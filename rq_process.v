==> flow/design.v <==
module rq_process(eff_req,ud_mode,upReq_reg,downReq_reg,hst_down,clk,upReq,downReq,inEleReq,position);
input clk;
input [3:0] upReq,downReq,inEleReq,position;
output reg [1:0] ud_mode;  
output reg [3:0] eff_req;
output reg [3:0] upReq_reg=4'd0;
output reg [3:0] downReq_reg=4'd0;
reg [3:0] inEleReq_reg=4'd0;
reg [3:0] allReq_reg;
output reg [3:0] hst_down;
reg [3:0] lst_up;
always @(posedge clk)          
    begin
		if(|(4'b1000 & downReq_reg)==1) hst_down = 4'b1000;
		else if(|(4'b0100 & downReq_reg)==1) hst_down = 4'b0100;
		else if(|(4'b0010 & downReq_reg)==1) hst_down = 4'b0010;
		else hst_down = 4'b0000;
		if(|(4'b0001 & upReq_reg)==1) lst_up = 4'b0001;
		else if(|(4'b0010 & upReq_reg)==1) lst_up = 4'b0010;
		else if(|(4'b0100 & upReq_reg)==1) lst_up = 4'b0100;
		else lst_up = 4'b0000;
		upReq_reg=upReq | upReq_reg;     
        downReq_reg=downReq | downReq_reg; 
        inEleReq_reg=inEleReq | inEleReq_reg;
		allReq_reg = upReq_reg|downReq_reg|inEleReq_reg;
		if (allReq_reg==4'b0000) ud_mode=2'b00;
		if (ud_mode==2'b00)
		begin
			allReq_reg = upReq_reg|downReq_reg|inEleReq_reg;
			if (position<allReq_reg && allReq_reg!=4'b0000) ud_mode=2'b01;          
            else if (position>allReq_reg && allReq_reg!=4'b0000) ud_mode=2'b10;   
		end
		if (ud_mode==2'b01)
		begin
			upReq_reg    = upReq_reg    & (~position);     
			inEleReq_reg = inEleReq_reg & (~position);
			if (position==hst_down && hst_down>upReq_reg) 
			begin				
				downReq_reg  = downReq_reg & (~position);
				eff_req = eff_req & (~position);
				ud_mode=2'b00;
			end
			eff_req = ((~(position-4'b0001)) & (upReq_reg | inEleReq_reg));
			if (hst_down>upReq_reg) eff_req = (hst_down | eff_req) & (~position);
			if (eff_req != 4'b0000) ud_mode = 2'b01;
			else ud_mode = 2'b00;
		end
		if (ud_mode==2'b10)
		begin
				downReq_reg  = (downReq_reg  & (~position));     
				inEleReq_reg = (inEleReq_reg & (~position));
			if (position==lst_up && (lst_up<downReq_reg || downReq_reg==4'b0000))
			begin
				upReq_reg = upReq_reg & (~position);
				eff_req = eff_req & (~position);
				ud_mode=2'b00;
			end
			else
			begin
				eff_req = ((position-4'b0001) & (downReq_reg | inEleReq_reg));
				if (lst_up<downReq_reg || downReq_reg==4'b0000) eff_req = (lst_up | eff_req) & (~position);
				if (eff_req != 4'b0000) ud_mode = 2'b10;
				else ud_mode = 2'b00;
			end
		end
	end
endmodule
module rq_interface(upReq,downReq,upInput,downInput);
input [2:0] upInput,downInput;
output [3:0] upReq,downReq;
assign upReq = {1'b0,upInput};
assign downReq = {downInput,1'b0};
endmodule
Tool chain data of rq_process
Tool output for the design above, in the order of the flow.
Line numbers count from 1 in the design file above.
Cell names lack the library's common part.
{"block": "inputs", "top": "rq_process", "clk_port": "clk", "lib": "sky130hd", "lib_corner": "tt_025C_1v80"}

Elaborated design
Yosys after proc, flatten, opt, wreduce and memory -nomap, before mapping. Enables and synchronous resets that opt folds into registers are not counted as muxes. Memory bits, and registers merged into a memory's read port (data or address), are not among the register bits. Print and check cells are not counted. Equal cells are merged and count once.
{"block": "bits", "in_bits": 17, "output_inout_bits": 18, "regBits": 22, "wordCells": 79}
{"block": "classes", "equal": 4, "mux": 31, "compare": 4, "n_logic": 22, "n_reduce_logical": 11, "addsub": 1}
{"block": "ops", "operator": "4-bit 2-to-1 mux", "count": 17}
{"block": "ops", "operator": "4-bit bitwise AND", "count": 11}
{"block": "ops", "operator": "4-bit bitwise OR", "count": 9}
{"block": "ops", "operator": "2-bit 2-to-1 mux", "count": 9}
{"block": "ops", "operator": "4-bit nonzero test", "count": 3}
{"block": "ops", "operator": "3-bit 2-to-1 mux", "count": 4}
{"block": "ops", "operator": "4-bit greater-than comparator", "count": 2}
{"block": "ops", "operator": "4-bit < comparator", "count": 2}
{"block": "ops", "operator": "4-bit == test", "count": 2}
{"block": "ops", "operator": "4-bit inverter", "count": 2}
{"block": "ops", "operator": "4-bit zero test", "count": 2}
{"block": "ops", "operator": "1-bit logical AND", "count": 4}
{"block": "ops", "operator": "4-bit by 1-bit subtractor with 4-bit output with constant B", "count": 1}
{"block": "ops", "operator": "2-bit by 1-bit == test with 1-bit output with constant B", "count": 1}
{"block": "ops", "operator": "2-bit == test with constant B", "count": 1}
{"block": "ops", "operator": "2-bit zero test", "count": 1}
{"block": "ops", "operator": "1-bit logical OR", "count": 1}
{"block": "ops", "operator": "1-bit 2-to-1 mux", "count": 1}

Logic depth
Longest topological path by Yosys (ltp), each cell counted once; first at word level (registers and memories cut), then after technology mapping (sequential cells cut; the memories' decode and read muxes count).
{"block": "depth", "ltp_word": 22, "abc_area": 0, "depth_mapped": 10, "depth_no_buf": 10}

Mapped cells and area
Yosys stat after the flow's synthesis: flattened, memories mapped to cells. It holds for the ABC_AREA given above (unset counts as 0); a run with the other value may have another netlist.
{"block": "mapped", "ffs": 21, "cell_count": 175, "mapped_area_um2": 1435.1, "seq_area_um2": 420.4, "buffers": 6}
{"block": "types", "cell": "dfxtp_1", "count": 21, "area_total_um2": 420.403}
{"block": "types", "cell": "ha_1", "count": 10, "area_total_um2": 125.12}
{"block": "types", "cell": "a21oi_1", "count": 22, "area_total_um2": 110.106}
{"block": "types", "cell": "nor2_1", "count": 24, "area_total_um2": 90.086}
{"block": "types", "cell": "nand2_1", "count": 12, "area_total_um2": 45.043}
{"block": "types", "cell": "nor4_4", "count": 2, "area_total_um2": 42.541}
{"block": "types", "cell": "o21ai_0", "count": 7, "area_total_um2": 35.034}
{"block": "types", "cell": "inv_1", "count": 9, "area_total_um2": 33.782}
{"block": "types", "cell": "o221ai_4", "count": 1, "area_total_um2": 26.275}
{"block": "types", "cell": "mux2_1", "count": 2, "area_total_um2": 22.522}
{"block": "types", "cell": "o221a_2", "count": 2, "area_total_um2": 22.522}
{"block": "types", "cell": "mux2i_1", "count": 2, "area_total_um2": 20.019}
{"block": "types", "cell": "nand3_1", "count": 4, "area_total_um2": 20.019}
{"block": "types", "cell": "nor3_1", "count": 4, "area_total_um2": 20.019}
{"block": "types", "cell": "a31oi_1", "count": 3, "area_total_um2": 18.768}
{"block": "types", "cell": "nor2b_1", "count": 3, "area_total_um2": 18.768}
{"block": "types", "cell": "nor3b_4", "count": 1, "area_total_um2": 18.768}
{"block": "types", "cell": "a32oi_1", "count": 2, "area_total_um2": 17.517}
Not listed: further types 35, cells in them 44.

Worst setup path after synthesis
Path of least setup slack by OpenSTA after synthesis, without wires, with an ideal clock, recovery checks aside; 20% of the period is set as input and as output delay. Where synthesis merged equal registers, the netlist keeps one of their names.
{"block": "synth_timing", "path_kind": "input to register", "startpoint": "input upReq[2]", "endpoint": "register eff_req[3]", "stages": 10, "clock_period_ns": 3.06, "t_arrival_ns": 2.566, "input_delay_ns": 0.612, "t_required_ns": 2.937, "slack_ns": 0.370, "launch_ns": 0.612, "delay_ns": 2.077, "setup_ns": 0.123, "path_buffers": 0, "period_less_setup_slack_ns": 2.69}
"delay_ns" is the arrival time less input delay plus setup time.
"stages" counts driving pins, that of a launching flip-flop among them; a cell with two outputs on the path counts twice.
"period_less_setup_slack_ns" is the clock period less the worst setup slack; recovery checks do not enter. This is arithmetic on one report: input and output delays are still those of the set period (20% each).
The rows between start and end are the longest chain of elaborated cells between them; the timing report does not say that the signal goes this way. Where chains are equally long, one stands for them.
Each line given opens the expression or statement behind the cell; cells for indexed reads and writes are added by Yosys, which also makes memories of some case tables.
A register here has more assigning lines than the two given.
{"block": "synth_via", "path_cell_list": "nor4_1 -> nand2_1 -> inv_1 -> ha_1 -> a21oi_1 -> o221a_2 -> a21o_1 -> nand2b_2 -> mux2_1 -> mux2_1", "elab_chain_cells": 20, "cells_between": 48, "classes_between": "4 x compare; 2 x eq/ne; 17 x mux; 15 x logic; 10 x reduce/logical"}
{"block": "synth_lines", "item": "start: declaration", "line_no": 3, "rtl": "input [3:0] upReq,downReq,inEleReq,position;"}
{"block": "synth_lines", "item": "4-bit bitwise OR", "line_no": 22, "rtl": "upReq_reg=upReq | upReq_reg;"}
{"block": "synth_lines", "item": "4-bit bitwise OR (2 in a row)", "line_no": 29, "rtl": "allReq_reg = upReq_reg|downReq_reg|inEleReq_reg;"}
{"block": "synth_lines", "item": "4-bit greater-than comparator", "line_no": 31, "rtl": "else if (position>allReq_reg && allReq_reg!=4'b0000) ud_mode=2'b10;"}
{"block": "synth_lines", "item": "1-bit logical AND", "line_no": 31}
{"block": "synth_lines", "item": "2-bit 2-to-1 mux", "line_no": 31}
{"block": "synth_lines", "item": "2-bit 2-to-1 mux", "line_no": 30, "rtl": "if (position<allReq_reg && allReq_reg!=4'b0000) ud_mode=2'b01;"}
{"block": "synth_lines", "item": "2-bit 2-to-1 mux", "line_no": 27, "rtl": "if (ud_mode==2'b00)"}
{"block": "synth_lines", "item": "(+5 left out)"}
{"block": "synth_lines", "item": "4-bit bitwise OR", "line_no": 61, "rtl": "if (lst_up<downReq_reg || downReq_reg==4'b0000) eff_req = (lst_up | eff_req) & (~position);"}
{"block": "synth_lines", "item": "4-bit bitwise AND", "line_no": 61}
{"block": "synth_lines", "item": "4-bit 2-to-1 mux", "line_no": 61}
{"block": "synth_lines", "item": "4-bit 2-to-1 mux", "line_no": 52, "rtl": "if (position==lst_up && (lst_up<downReq_reg || downReq_reg==4'b0000))"}
{"block": "synth_lines", "item": "4-bit 2-to-1 mux", "line_no": 48, "rtl": "if (ud_mode==2'b10)"}
{"block": "synth_lines", "item": "4-bit 2-to-1 mux", "line_no": 52}
{"block": "synth_lines", "item": "4-bit 2-to-1 mux", "line_no": 48}
{"block": "synth_lines", "item": "end: assignment", "line_no": 43, "rtl": "eff_req = ((~(position-4'b0001)) & (upReq_reg | inEleReq_reg));"}
{"block": "synth_lines", "item": "end: assignment", "line_no": 44, "rtl": "if (hst_down>upReq_reg) eff_req = (hst_down | eff_req) & (~position);"}
{"block": "synth_lines", "item": "end: declaration", "line_no": 5, "rtl": "output reg [3:0] eff_req;"}

Timing after layout
Path of least setup slack in the final report of entry A (OpenROAD, finished layout, wires in). Where an end is a register, its clock arrival counts in the times.
{"block": "layout_timing", "path_kind": "input to register", "startpoint": "input position[3]", "endpoint": "register eff_req[3]", "launch_ns": 0.45, "stages": 10, "t_arrival_ns": 2.47, "input_delay_ns": 0.45, "clock_period_ns": 2.24, "slack_ns": -0.07, "path_buffers": 2, "setup_ns": 0.10, "t_required_ns": 2.41}
The rows between start and end are the longest chain of elaborated cells between them; the timing report does not say that the signal goes this way. Where chains are equally long, one stands for them.
A register here has more assigning lines than the two given.
{"block": "layout_via", "path_cell_list": "dlygate4sd2_1 -> or2_4 -> ha_4 -> and3_1 -> a22oi_1 -> buf_4 -> a22oi_2 -> nor2_2 -> mux2_4 -> mux2_4", "elab_chain_cells": 17, "cells_between": 48, "classes_between": "1 x add/sub; 4 x compare; 4 x eq/ne; 16 x mux; 16 x logic; 7 x reduce/logical"}
{"block": "layout_lines", "item": "start: declaration", "line_no": 3, "rtl": "input [3:0] upReq,downReq,inEleReq,position;"}
{"block": "layout_lines", "item": "4-bit greater-than comparator", "line_no": 31, "rtl": "else if (position>allReq_reg && allReq_reg!=4'b0000) ud_mode=2'b10;"}
{"block": "layout_lines", "item": "1-bit logical AND", "line_no": 31}
{"block": "layout_lines", "item": "2-bit 2-to-1 mux", "line_no": 31}
{"block": "layout_lines", "item": "2-bit 2-to-1 mux", "line_no": 30, "rtl": "if (position<allReq_reg && allReq_reg!=4'b0000) ud_mode=2'b01;"}
{"block": "layout_lines", "item": "2-bit 2-to-1 mux", "line_no": 27, "rtl": "if (ud_mode==2'b00)"}
{"block": "layout_lines", "item": "2-bit by 1-bit == test with 1-bit output", "line_no": 33, "rtl": "if (ud_mode==2'b01)"}
{"block": "layout_lines", "item": "4-bit 2-to-1 mux", "line_no": 33}
{"block": "layout_lines", "item": "(+3 left out)"}
{"block": "layout_lines", "item": "4-bit bitwise OR", "line_no": 61, "rtl": "if (lst_up<downReq_reg || downReq_reg==4'b0000) eff_req = (lst_up | eff_req) & (~position);"}
{"block": "layout_lines", "item": "4-bit bitwise AND", "line_no": 61}
{"block": "layout_lines", "item": "4-bit 2-to-1 mux", "line_no": 61}
{"block": "layout_lines", "item": "4-bit 2-to-1 mux", "line_no": 52, "rtl": "if (position==lst_up && (lst_up<downReq_reg || downReq_reg==4'b0000))"}
{"block": "layout_lines", "item": "4-bit 2-to-1 mux", "line_no": 48, "rtl": "if (ud_mode==2'b10)"}
{"block": "layout_lines", "item": "4-bit 2-to-1 mux", "line_no": 52}
{"block": "layout_lines", "item": "4-bit 2-to-1 mux", "line_no": 48}
{"block": "layout_lines", "item": "end: assignment", "line_no": 43, "rtl": "eff_req = ((~(position-4'b0001)) & (upReq_reg | inEleReq_reg));"}
{"block": "layout_lines", "item": "end: assignment", "line_no": 44, "rtl": "if (hst_down>upReq_reg) eff_req = (hst_down | eff_req) & (~position);"}
{"block": "layout_lines", "item": "end: declaration", "line_no": 5, "rtl": "output reg [3:0] eff_req;"}

2 stored runs of rq_process in the flow (synthesis by Yosys, layout by OpenROAD, sky130hd cells), in arbitrary order. Constraints: input delay and output delay 20% of the set period each, output load 0.01 pF.
"period_less_ws_ns" means the clock period less the worst setup slack. The figure is calculated, with input and output delays left at 20% of the set period.
"worst_path_time_ns" is the time allowed to the run's worst setup path (the clock period less input and output delay, where it has them) less its slack. Clock arrival times count: a late capture clock shortens it, a late launch clock lengthens it.
By "design_power_w" is meant OpenSTA's value without simulated activity: inputs other than the clock are taken to toggle once in ten clock periods, and the tool carries that through the logic.

{"run": "entry A", "settings": { "period_ns": 2.24, "CORE_UTILIZATION": 34, "PLACE_DENSITY_LB_ADDON": 0.28, "CORE_MARGIN": 9, "CELL_PAD_IN_SITES_GLOBAL_PLACEMENT": 3, "CELL_PAD_IN_SITES_DETAIL_PLACEMENT": 0, "GPL_ROUTABILITY_DRIVEN": 1, "CTS_CLUSTER_DIAMETER": 175, "CAP_MARGIN": 15, "SLEW_MARGIN": 20 }, "results": { "synth_area_um2": 1435.1, "total_negative_slack_ns": -0.077, "worst_setup_slack_ns": -0.068, "die_area_um2": 6884.0, "holdWs_ns": 0.478, "period_less_ws_ns": 2.308, "worst_path_time_ns": 1.86, "worstPathKind": "input to register", "finish.utilization_frac": 0.678, "design_power_w": 0.001165, "post_route_stdcell_area_um2": 2730.1 }}
{"run": "entry B", "settings": { "period_ns": 2.36, "CORE_UTILIZATION": 35, "PLACE_DENSITY_LB_ADDON": 0.16, "CORE_ASPECT_RATIO": 0.66, "CELL_PAD_IN_SITES_GLOBAL_PLACEMENT": 1, "ABC_AREA": 0, "GPL_TIMING_DRIVEN": 1, "CTS_CLUSTER_DIAMETER": 114, "CAP_MARGIN": 40, "SLEW_MARGIN": 15, "MAX_ROUTING_LAYER": "met4", "CORE_MARGIN": 2 }, "results": { "post_route_stdcell_area_um2": 2616.3, "worst_setup_slack_ns": -0.020, "total_negative_slack_ns": -0.035, "synth_area_um2": 1435.1, "finish.utilization_frac": 0.683, "die_area_um2": 4639.6, "worst_path_time_ns": 2.38, "worstPathKind": "register to register", "period_less_ws_ns": 2.380, "design_power_w": 0.001088, "holdWs_ns": 0.437 }}
