==> flow/design.v <==
module state_control(opendoor,mv2nxt,position,clk,switch,eff_req,ud_mode,endRun,endOpen,upReq,downReq);
input clk,switch,endRun,endOpen;
input [3:0] eff_req,upReq,downReq;
input [1:0] ud_mode;
output reg [3:0] position;
output reg opendoor,mv2nxt;
reg [2:0] state;            
always @(posedge clk)
    begin
		if (switch==1'b0)          
		begin
			state[2:0]=3'b000;     
			opendoor=1'b0;         
            mv2nxt=1'b0;           
			position=4'b0001;      
        end
        else                       
        begin
            case (state)
            3'b000:state[2:0]=3'b001;                       
            3'b001:                                         
            begin
                if((|(position & (upReq|downReq))==1)||(|(eff_req & position)==1))           
                begin
                    opendoor=1'b1;                          
                end
                else if ((|ud_mode)==1 && opendoor!=1'b1)     
                begin
                    mv2nxt=1;
                    state=3'b010;                           
                end
    			else state[2:0]=3'b001;                     
                if (endOpen==1)                             
                begin
                    opendoor=0;                             
                    mv2nxt=1;
                    if (ud_mode!=2'b00) state=3'b010;
					else mv2nxt=0;
                end
            end
            3'b010:                                         
            begin
                if(endRun==1)                               
                begin                                       
                    mv2nxt=0;                               
                    if(ud_mode==2'b01)                      
        			begin 
	       			    position=position<<1;               
					    state=3'b001;                       
					end
                    else                                    
                    begin 
					    position=position>>1;               
					    state=3'b001;                       
    				end
                end
            end
            endcase
        end
    end
endmodule
# --- Tool chain data of state_control ---
# The steps from the RTL of state_control to its reports follow in flow order.
# Lines are those of the file above, counted from 1.
inputs:
  top: "state_control"
  clock: "clk"
  cell_library: "sky130hd"
  pvt_corner: "tt_025C_1v80"

# --- After elaboration ---
# Counts by Yosys on the flattened word-level netlist (proc, flatten, opt, wreduce; memories kept). Register bits leave out memories and registers merged into their read ports (data or address). Print and check cells are left out.
word_totals:
  ff_bits: 9
  inputBits: 18
  out_inout_bits: 6
  elab_cells: 46
op_classes:
  equal: 9
  mux: 15
  n_logic: 4
  reduce_logical: 14
op_table:
  columns: ["cell", "n"]
  rows:
  - ["3-bit 2-to-1 mux", 4]
  - ["3-bit case mux with 3-bit select", 1]
  - ["4-bit AND", 2]
  - ["4-bit OR reduction", 2]
  - ["1-bit 2-to-1 mux", 7]
  - ["2-bit AND reduction", 3]
  - ["2-bit nonzero test", 3]
  - ["3-bit inequality test (second input constant)", 2]
  - ["4-bit OR", 1]
  - ["4-bit AND reduction", 1]
  - ["4-bit 2-to-1 mux", 1]
  - ["1-bit == test (second input constant)", 3]
  - ["3-bit by 1-bit == test with 1-bit output (second input constant)", 1]
  - ["3-bit by 2-bit == test with 1-bit output (second input constant)", 1]
  - ["3-bit zero test", 1]
  - ["3-bit nonzero test", 1]
  - ["2-bit by 1-bit == test with 1-bit output (second input constant)", 1]
  - ["2-bit inequality test (second input constant)", 1]
  - ["2-bit OR reduction", 1]
  - ["1-bit case mux with 2-bit select", 1]
  - ["2-bit 2-to-1 mux", 1]
  - ["1-bit logical AND", 1]
  - ["1-bit logical OR", 1]
  - ["1-bit inverter", 1]

# --- Logic depth ---
# Depth = most cells in a row (Yosys ltp): at word level without a register or memory, in the mapped netlist without a sequential cell, where the memories' decode and read muxes count.
depth:
  ltp_word: 9
  abc_area: 0
  mapped_depth: 4
  mapped_depth_nobuf: 4

# --- Synthesis result ---
# Source: synth_stat.txt of the flow (Yosys; design flattened, memories mapped). It holds for the ABC_AREA given above (unset counts as 0); a run with the other value may have another netlist.
# Totals and module areas in this step are rounded.
mapped:
  mapped_cells: 53
  area_um2: 480
  seqArea_um2: 180
  ff_cells: 9
  buf_cells: 1
by_type:
  columns: ["cell", "n", "type_area_um2"]
  rows:
  - ["sky130_fd_sc_hd__dfxtp_1", 9, 180.173]
  - ["sky130_fd_sc_hd__o31ai_2", 4, 50.048]
  - ["sky130_fd_sc_hd__mux2i_1", 4, 40.038]
  - ["sky130_fd_sc_hd__nor2_1", 7, 26.275]
  - ["sky130_fd_sc_hd__a211oi_1", 2, 15.014]
  - ["sky130_fd_sc_hd__a21oi_1", 3, 15.014]
  - ["sky130_fd_sc_hd__nand2_1", 4, 15.014]
  - ["sky130_fd_sc_hd__nand4_2", 1, 12.512]
  - ["sky130_fd_sc_hd__inv_1", 3, 11.261]
  - ["sky130_fd_sc_hd__a221o_1", 1, 10.01]
  - ["sky130_fd_sc_hd__a32o_1", 1, 10.01]
  - ["sky130_fd_sc_hd__nor3_2", 1, 10.01]
  - ["sky130_fd_sc_hd__and2b_1", 1, 7.507]
  - ["sky130_fd_sc_hd__o211ai_1", 1, 7.507]
  - ["sky130_fd_sc_hd__o21a_1", 1, 7.507]
  - ["sky130_fd_sc_hd__o21bai_1", 1, 7.507]
  - ["sky130_fd_sc_hd__o31ai_1", 1, 7.507]
  - ["sky130_fd_sc_hd__and2_1", 1, 6.256]
# Not listed: further types 7, cells in them 7.

# --- Path before layout ---
# Source: OpenSTA report_checks on the synthesized netlist (no wires, ideal clock, input and output delay 20% of the period each), path of least setup slack; recovery checks are left aside. Register names are those of the netlist, which keeps one name where synthesis merged equal registers.
synth_timing:
  kind: "flip-flop to flip-flop"
  start: "register opendoor"
  end: "register mv2nxt"
  clock_period_ns: 1.28
  setup_time_ns: 0.123
  t_first_pin_ns: 0.000
  arrival_time_ns: 0.967
  required_ns: 1.157
  path_slack_ns: 0.190
  path_delay_ns: 1.090
  stages: 5
  path_buffers: 0
  period_less_setup_slack_ns: 1.09
# "path_delay_ns" is the arrival time less input delay plus setup time.
# "stages": output pins that drive a net of the path, with the launching flip-flop's if there is one; two outputs of one cell count as two.
# "period_less_setup_slack_ns" = period - worst setup slack (recovery checks aside). The figure is calculated, with input and output delays left at 20% of the set period.
# The rows between start and end are the longest chain of elaborated cells between them; the timing report does not say that the signal goes this way. Where chains are equally long, one stands for them.
# Each line given opens the expression or statement behind the cell; cells for indexed reads and writes are added by Yosys, which also makes memories of some case tables.
# A register here has more assigning lines than the two given.
synth_via:
  path_cell_list: "sky130_fd_sc_hd__dfxtp_1 -> sky130_fd_sc_hd__o21bai_1 -> sky130_fd_sc_hd__a32o_1 -> sky130_fd_sc_hd__o21ai_1 -> sky130_fd_sc_hd__o31ai_1"
  elab_chain_len: 6
  cone_cells: 8
  lines_between: 4
  cone_classes: "eq/ne: 1; mux: 4; logic: 1; reduce/logical: 2"
synth_lines:
  columns: ["item", "line", "source"]
  rows:
  - ["start, declared", 6, "output reg opendoor,mv2nxt;"]
  - ["start, assigned", 13, "opendoor=1'b0;"]
  - ["start, assigned", 25, "opendoor=1'b1;"]
  - ["1-bit inverter", 27, "else if ((|ud_mode)==1 && opendoor!=1'b1)"]
  - ["1-bit logical AND", 27, null]
  - ["1-bit 2-to-1 mux", 27, null]
  - ["1-bit 2-to-1 mux", 23, "if((|(position & (upReq|downReq))==1)||(|(eff_req & position)==1))"]
  - ["1-bit 2-to-1 mux", 33, "if (endOpen==1)"]
  - ["1-bit case mux with 2-bit select", 19, "case (state)"]
  - ["end, assigned", 14, "mv2nxt=1'b0;"]
  - ["end, assigned", 29, "mv2nxt=1;"]
  - ["end, declared", 6, null]

# --- Worst path after layout ---
# Path of least setup slack in the final report of record 2 (OpenROAD, finished layout, wires in). Where an end is a register, its clock arrival counts in the times.
layout_timing:
  kind: "flip-flop to flip-flop"
  start: "register opendoor"
  end: "register mv2nxt"
  clock_period_ns: 0.971
  setup_time_ns: 0.11
  t_first_pin_ns: 0.25
  arrival_time_ns: 1.16
  required_ns: 1.11
  path_slack_ns: -0.04
  stages: 5
  path_buffers: 0
# The rows between start and end are the longest chain of elaborated cells between them; the timing report does not say that the signal goes this way. Where chains are equally long, one stands for them.
# A register here has more assigning lines than the two given.
layout_via:
  path_cell_list: "sky130_fd_sc_hd__dfxtp_2 -> sky130_fd_sc_hd__o21bai_4 -> sky130_fd_sc_hd__a32o_1 -> sky130_fd_sc_hd__o21ai_1 -> sky130_fd_sc_hd__o31ai_1"
  elab_chain_len: 6
  cone_cells: 8
  lines_between: 4
  cone_classes: "eq/ne: 1; mux: 4; logic: 1; reduce/logical: 2"
layout_lines:
  columns: ["item", "line", "source"]
  rows:
  - ["start, declared", 6, "output reg opendoor,mv2nxt;"]
  - ["start, assigned", 13, "opendoor=1'b0;"]
  - ["start, assigned", 25, "opendoor=1'b1;"]
  - ["1-bit inverter", 27, "else if ((|ud_mode)==1 && opendoor!=1'b1)"]
  - ["1-bit logical AND", 27, null]
  - ["1-bit 2-to-1 mux", 27, null]
  - ["1-bit 2-to-1 mux", 23, "if((|(position & (upReq|downReq))==1)||(|(eff_req & position)==1))"]
  - ["1-bit 2-to-1 mux", 33, "if (endOpen==1)"]
  - ["1-bit case mux with 2-bit select", 19, "case (state)"]
  - ["end, assigned", 14, "mv2nxt=1'b0;"]
  - ["end, assigned", 29, "mv2nxt=1;"]
  - ["end, declared", 6, null]

Module state_control, platform sky130hd: 2 stored runs of the flow (Yosys, OpenROAD) with differing settings, in no particular order. Input and output delays are each 20% of the period that was set; the output load is 0.01 pF.
"achieved_clock_period_ns" = clock period - worst setup slack. The figure is calculated, with input and output delays left at 20% of the set period.
By "worst_path_time_ns" is meant the share of the clock period that the worst setup path is allowed (20% is reserved at inputs, 20% at outputs), minus its slack. Clock arrival times at its registers enter into it.
The results are shown rounded.

--- record 1 ---
==> flow/run.sh <==
#!/bin/bash
# the make line also repeats the synthesis and layout settings of config.mk as NAME=value (left out here)
make -C /OpenROAD-flow-scripts/flow DESIGN_CONFIG=/design/flow/config.mk WORK_HOME=/design/flow/orfs CLKGATE_MAP_FILE= finish
==> flow/config.mk <==
export PLATFORM = sky130hd
export DESIGN_NAME = state_control
export DESIGN_NICKNAME = state_control
export VERILOG_FILES = /design/flow/design.v
export SDC_FILE = /design/flow/constraint.sdc
export NUM_CORES = 4
export LEC_CHECK = 0
export ABC_AREA = 0
export CAP_MARGIN = 15
export CELL_PAD_IN_SITES_DETAIL_PLACEMENT = 2
export CORE_MARGIN = 2
export CORE_UTILIZATION = 64
export CTS_CLUSTER_SIZE = 68
export GPL_ROUTABILITY_DRIVEN = 0
export GPL_TIMING_DRIVEN = 1
export PLACE_DENSITY_LB_ADDON = 0.18
export SETUP_SLACK_MARGIN = 0.23
export SLEW_MARGIN = 20
==> flow/constraint.sdc <==
create_clock -name core_clock -period 1.14 [get_ports {clk}]
set_input_delay 0.2280 -clock core_clock [delete_from_list [all_inputs] [get_ports {clk}]]
set_output_delay 0.2280 -clock core_clock [all_outputs]
set_load 0.01 [all_outputs]

==> results, as YAML <==
outcome: "no final report: floorplanning broke off with PDN-0185"

--- record 2 ---
==> flow/run.sh <==
#!/bin/bash
# the make line also repeats the synthesis and layout settings of config.mk as NAME=value (left out here)
make -C /OpenROAD-flow-scripts/flow DESIGN_CONFIG=/design/flow/config.mk WORK_HOME=/design/flow/orfs CLKGATE_MAP_FILE= finish
==> flow/config.mk <==
export PLATFORM = sky130hd
export DESIGN_NAME = state_control
export DESIGN_NICKNAME = state_control
export VERILOG_FILES = /design/flow/design.v
export SDC_FILE = /design/flow/constraint.sdc
export NUM_CORES = 4
export LEC_CHECK = 0
export CAP_MARGIN = 20
export CELL_PAD_IN_SITES_GLOBAL_PLACEMENT = 1
export CORE_MARGIN = 2
export CORE_UTILIZATION = 27
export PLACE_DENSITY_LB_ADDON = 0.09
export SETUP_SLACK_MARGIN = -0.01
export SLEW_MARGIN = 20
export TNS_END_PERCENT = 25
==> flow/constraint.sdc <==
create_clock -name core_clock -period 0.971 [get_ports {clk}]
set_input_delay 0.1942 -clock core_clock [delete_from_list [all_inputs] [get_ports {clk}]]
set_output_delay 0.1942 -clock core_clock [all_outputs]
set_load 0.01 [all_outputs]

==> results, as YAML <==
results:
  synthesis_area_um2: 480
  final_setup_ws_ns: -0.043
  hold_worst_slack_ns: 0.41
  timing.setup.tns_ns: -0.087
  finish.utilization_frac: 0.55
  worst_path_time_ns: 1.01
  critical_path_kind: "flip-flop to flip-flop"
  die_area_um2: 2100
  achieved_clock_period_ns: 1.014
