==> flow/design.v <==
module counter_run(endRun,CP,CP_H,StRun);
	input CP,CP_H,StRun;	
	output reg endRun;
	reg [2:0] count;
	always @ (posedge CP)
		if(!StRun) begin count <= 3'b000; end
		else
			begin
			if(count==3'd5)
				begin count<=3'd0; end
			else
				begin count<=count+1'd1; end
			end
	always @ (CP_H)
		if(!StRun) begin endRun<=0; end
		else
			begin
			if(count==3'd5)
				begin endRun<=1; end
			else
				begin endRun<=0; end
			end
endmodule
module counter_open(endOpen,dispStage,CP,StOpen,pause,close);
	input CP,StOpen,pause,close;	
	output reg endOpen;
	output reg [1:0] dispStage=2'b00;
	reg [6:0] count;
	reg [6:0] endTime = 7'b0010101;
	always @ (posedge CP)
		if(!StOpen) begin count <= 7'b0000000;endOpen<=0;dispStage<=2'b00; end
		else
			begin
			if(count == endTime)
				begin count<=7'd0;endOpen<=1;dispStage<=2'b00; end
			else if (close)count = endTime-7'b0000011;
            else if (pause)endTime <= endTime;
			else
				begin 
				count<=count+1'd1;endOpen<=0;
				if (count == 7'd1)dispStage<=2'b01;
				else if (count == 7'd2)dispStage<=2'b10;
				else if (count == 7'd3)dispStage<=2'b11;
				else if (count == endTime-7'b0000010)dispStage<=2'b10;
				else if (count == endTime-7'b0000001)dispStage<=2'b01;
				end
			end
endmodule
module delaybutton(pause,CP,delay);
input delay,CP;
output reg pause=0;
reg delay_reg=0;
reg [6:0] counter;
parameter conuntEnd = 7'd20;
always @ (posedge CP)
	begin
		delay_reg <= delay|delay_reg;                       
		if(!delay_reg) begin counter<=7'd0;pause<=0;end
		else if (delay == delay_reg) begin counter<=counter+1'b1;pause<=1;end   
		else if (counter==conuntEnd) begin counter<=7'd0;delay_reg<=0;pause<=1'b0;end  
		else begin counter<=counter+1'b1;pause<=1;end
	end
endmodule
module divideclk(clk4hz,clk32hz,StRun,StOpen);
input clk32hz,StRun,StOpen;
output reg clk4hz;
reg[2:0] count=3'b000;
always @(posedge clk32hz)
	begin
		if (!StRun && !StOpen) clk4hz<=1'b1;
		else if (count==3'b111) begin clk4hz<=1'b1;count<=3'b000;end
		else begin clk4hz<=1'b0 ;count<=count+1'b1;end
	end
endmodule
Tool chain data of counter_open
Tool output for the design above, in the order of the flow. Line numbers count from 1 in the design file above. Operators carry their Yosys type and port widths (W data, S select, Z words). Cell names lack the library's common part. A cell with n/a has no value.

Top module: counter_open. Clock input: CP. Cell library: sky130hd. Corner: tt_025C_1v80.

Elaborated design
Yosys after proc, flatten, opt, wreduce and memory -nomap, before mapping. Memory bits, and registers merged into a memory's read port (data or address), are not among the register bits. Print and check cells are not counted. Equal cells are merged and count once.

Register bits after elaboration: 10. For bits of input ports the number is 4. The entry for output and inout port bits reads 3.

Add/subtract/negate cells: 1. Equality and inequality tests: 9. Under mux-type cells stands 10. The entry for bitwise operators reads 3. Under reductions and logical operators stands 5.

Operators by type and width (number): $eq A7 B5 Y1 const B (3); $eq A7 B2 Y1 const B (2); $mux W5 (2); $mux W2 (5); $add A7 B1 Y7 const B (1); $eq A7 B1 Y1 const B (1); $ne A2 B1 Y1 const B (3); $reduce_bool A5 Y1 (1); $not A1 Y1 (3); $reduce_and A3 Y1 (1); $reduce_or A3 Y1 (1); $mux W1 (3); $reduce_and A2 Y1 (1); $reduce_or A2 Y1 (1).

Longest topological paths
Depth = most cells in a row (Yosys ltp): at word level without a register or memory, in the mapped netlist without a sequential cell, where the memories' decode and read muxes count.

Under word-level depth stands 6. The figure for ABC_AREA is 0. The figure for gate-level depth with buffers is 6.

After synthesis
The flow's flattened synthesis, as Yosys stat reports it; memories are mapped. The netlist is that of the ABC_AREA named above (0 if unset); the other value can give another one.

Under standard cells after synthesis stands 61. The figure for synthesis area is 578.1 um^2. For flip-flops the number is 10. Under buffers stands 3.

Cell types: dfxtp_1 (number 10, area in all 200.192 um^2); ha_1 (number 4, area in all 50.048 um^2); xnor2_1 (number 3, area in all 26.275 um^2); xor2_1 (number 3, area in all 26.275 um^2); a21oi_1 (number 5, area in all 25.024 um^2); nor3_2 (number 2, area in all 20.019 um^2); inv_1 (number 5, area in all 18.768 um^2); nor3_4 (number 1, area in all 16.266 um^2); nor3_1 (number 3, area in all 15.014 um^2); a211oi_2 (number 1, area in all 12.512 um^2); nor3b_2 (number 1, area in all 12.512 um^2); buf_6 (number 1, area in all 11.261 um^2); and4b_1 (number 1, area in all 10.01 um^2); mux2i_1 (number 1, area in all 10.01 um^2); o21ai_0 (number 2, area in all 10.01 um^2); nand4b_1 (number 1, area in all 8.758 um^2); nor2b_2 (number 1, area in all 8.758 um^2); o2111ai_1 (number 1, area in all 8.758 um^2).

Other cell types: 13; their cells: 15.

Path before layout
OpenSTA on the mapped netlist: ideal clock, no wires. The path of least setup slack (recovery checks aside). Input and output delay are each 20% of the period. Register names are those of the netlist, which keeps one name where synthesis merged equal registers.

Path type: flip-flop to flip-flop. Start point: reg count[0]. End point: reg count[6]. For clock period the number is 1.76 ns. Setup time: 0.119 ns. The figure for launch time at the first pin is 0.000 ns. The entry for arrival time reads 1.123 ns. Under data required time stands 1.641 ns. The entry for path slack reads 0.518 ns. The figure for delay of the path is 1.242 ns. Stages: 6. For path buffers the number is 0. The entry for period reached after synthesis reads 1.242 ns.

"delay of the path" is the arrival time less input delay plus setup time. "stages" counts driving pins, that of a launching flip-flop among them; a cell with two outputs on the path counts twice. "period reached after synthesis" is the clock period less the worst setup slack; recovery checks do not enter. This is arithmetic on one report: input and output delays are still those of the set period (20% each). The rows between start and end are the longest chain of elaborated cells between them; the timing report does not say that the signal goes this way. Where chains are equally long, one stands for them. A line is the first line of the expression or statement that the cell stems from. Yosys adds cells for indexed reads and writes and turns some case tables into memories. At most two assigning lines are given for a register; there are more.

Cell sequence: dfxtp_1 ha_1 and4b_1 nand3_1 xor2_1 nor3_2. Under length of the longest elaborated chain stands 2.

Ends and longest elaborated chain, post-synthesis: start, declared (line 28) `reg [6:0] count;`; start, assigned (line 31) `if(!StOpen) begin count <= 7'b0000000;endOpen<=0;dispStage<=2'b00; end`; start, assigned (line 36) `else if (close)count = endTime-7'b0000011;`; $eq A7 B5 Y1 (line 34) `if(count == endTime)`; $reduce_or A3 Y1; end, assigned (line 35) `begin count<=7'd0;endOpen<=1;dispStage<=2'b00; end`; end, assigned (line 36); end, declared (line 28).

Path in the finished layout
From the final timing report of run 1: the path of least setup slack in the routed layout; clock arrival at registers is part of the times.

Path type: flip-flop to flip-flop. Start point: reg count[1]. End point: reg dispStage[0]. For clock period the number is 1.17 ns. Setup time: 0.11 ns. The figure for launch time at the first pin is 0.26 ns. The entry for arrival time reads 1.40 ns. Under data required time stands 1.32 ns. The entry for path slack reads -0.08 ns. Stages: 7. For path buffers the number is 0.

The rows between start and end are the longest chain of elaborated cells between them; the timing report does not say that the signal goes this way. Where chains are equally long, one stands for them. At most two assigning lines are given for a register; there are more.

Cell sequence: dfxtp_4 inv_4 ha_4 nor3b_2 a31oi_1 a21o_1 a211oi_2. Under length of the longest elaborated chain stands 6.

Ends and longest elaborated chain, after layout: start, declared (line 28) `reg [6:0] count;`; start, assigned (line 31) `if(!StOpen) begin count <= 7'b0000000;endOpen<=0;dispStage<=2'b00; end`; start, assigned (line 36) `else if (close)count = endTime-7'b0000011;`; $eq A7 B5 Y1 (line 45) `else if (count == endTime-7'b0000001)dispStage<=2'b01;`; $mux W2 (line 45); $mux W2 (line 44) `else if (count == endTime-7'b0000010)dispStage<=2'b10;`; $mux W2 (line 43) `else if (count == 7'd3)dispStage<=2'b11;`; $mux W2 (line 42) `else if (count == 7'd2)dispStage<=2'b10;`; $mux W2 (line 41) `if (count == 7'd1)dispStage<=2'b01;`; end, assigned (line 41); end, assigned (line 42); end, declared (line 27) `output reg [1:0] dispStage=2'b00;`.

==> runs of counter_open <==
Measured results for counter_open: 2 stored runs of the Yosys and OpenROAD flow on sky130hd. The settings differ; the order carries no meaning. The constraints put input and output delay at 20% of the set period each and load the outputs with 0.01 pF. "clock period achieved": clock period set for the run, less the worst setup slack. It is reckoned from that one timing run; input and output delays stay at 20% of the period that was set. "worst path time" = time allowed to the worst setup path (clock period - input delay - output delay, where it has them) - its slack; a late launch clock adds to it, a late capture clock takes from it. "overall power" rests on the timing tool's default activity at the inputs, not on a simulated workload.

Run 1 has these settings: period_ns 1.17; CORE_UTILIZATION 26; SETUP_SLACK_MARGIN -0.0; PLACE_DENSITY_LB_ADDON 0.02; HOLD_SLACK_MARGIN 0.27; TNS_END_PERCENT 15; GPL_TIMING_DRIVEN 1; CTS_CLUSTER_DIAMETER 175; CAP_MARGIN 20; CORE_MARGIN 2; SLEW_MARGIN 20. The area of the synthesized netlist comes to 578.1 um^2. For the die size the run shows 2616.3 um^2. For the standard-cell area after routing the run shows 832.0 um^2. The measured final utilization is 0.387. The worst slack on setup checks reads -0.081 ns. For the total negative setup slack the run shows -0.171 ns. The lowest hold slack reads 0.469 ns. The overall power stands at 0.7997 mW. The clock period achieved comes to 1.251 ns. The measured worst path time is 1.25 ns. Type of the worst setup path: flip-flop to flip-flop.

Run 2 has these settings: period_ns 1.03; CORE_UTILIZATION 16; PLACE_DENSITY_LB_ADDON 0.19; ABC_AREA 0; CTS_CLUSTER_DIAMETER 50; CAP_MARGIN 20; CORE_MARGIN 2; SLEW_MARGIN 20. The area of the synthesized netlist comes to 578.1 um^2. For the die size the run shows 4109.4 um^2. For the standard-cell area after routing the run shows 910.9 um^2. The measured final utilization is 0.267. The worst slack on setup checks reads -0.242 ns. For the total negative setup slack the run shows -1.563 ns. The lowest hold slack reads 0.468 ns. The overall power stands at 0.8636 mW. The clock period achieved comes to 1.272 ns. The measured worst path time is 1.27 ns. Type of the worst setup path: flip-flop to flip-flop.
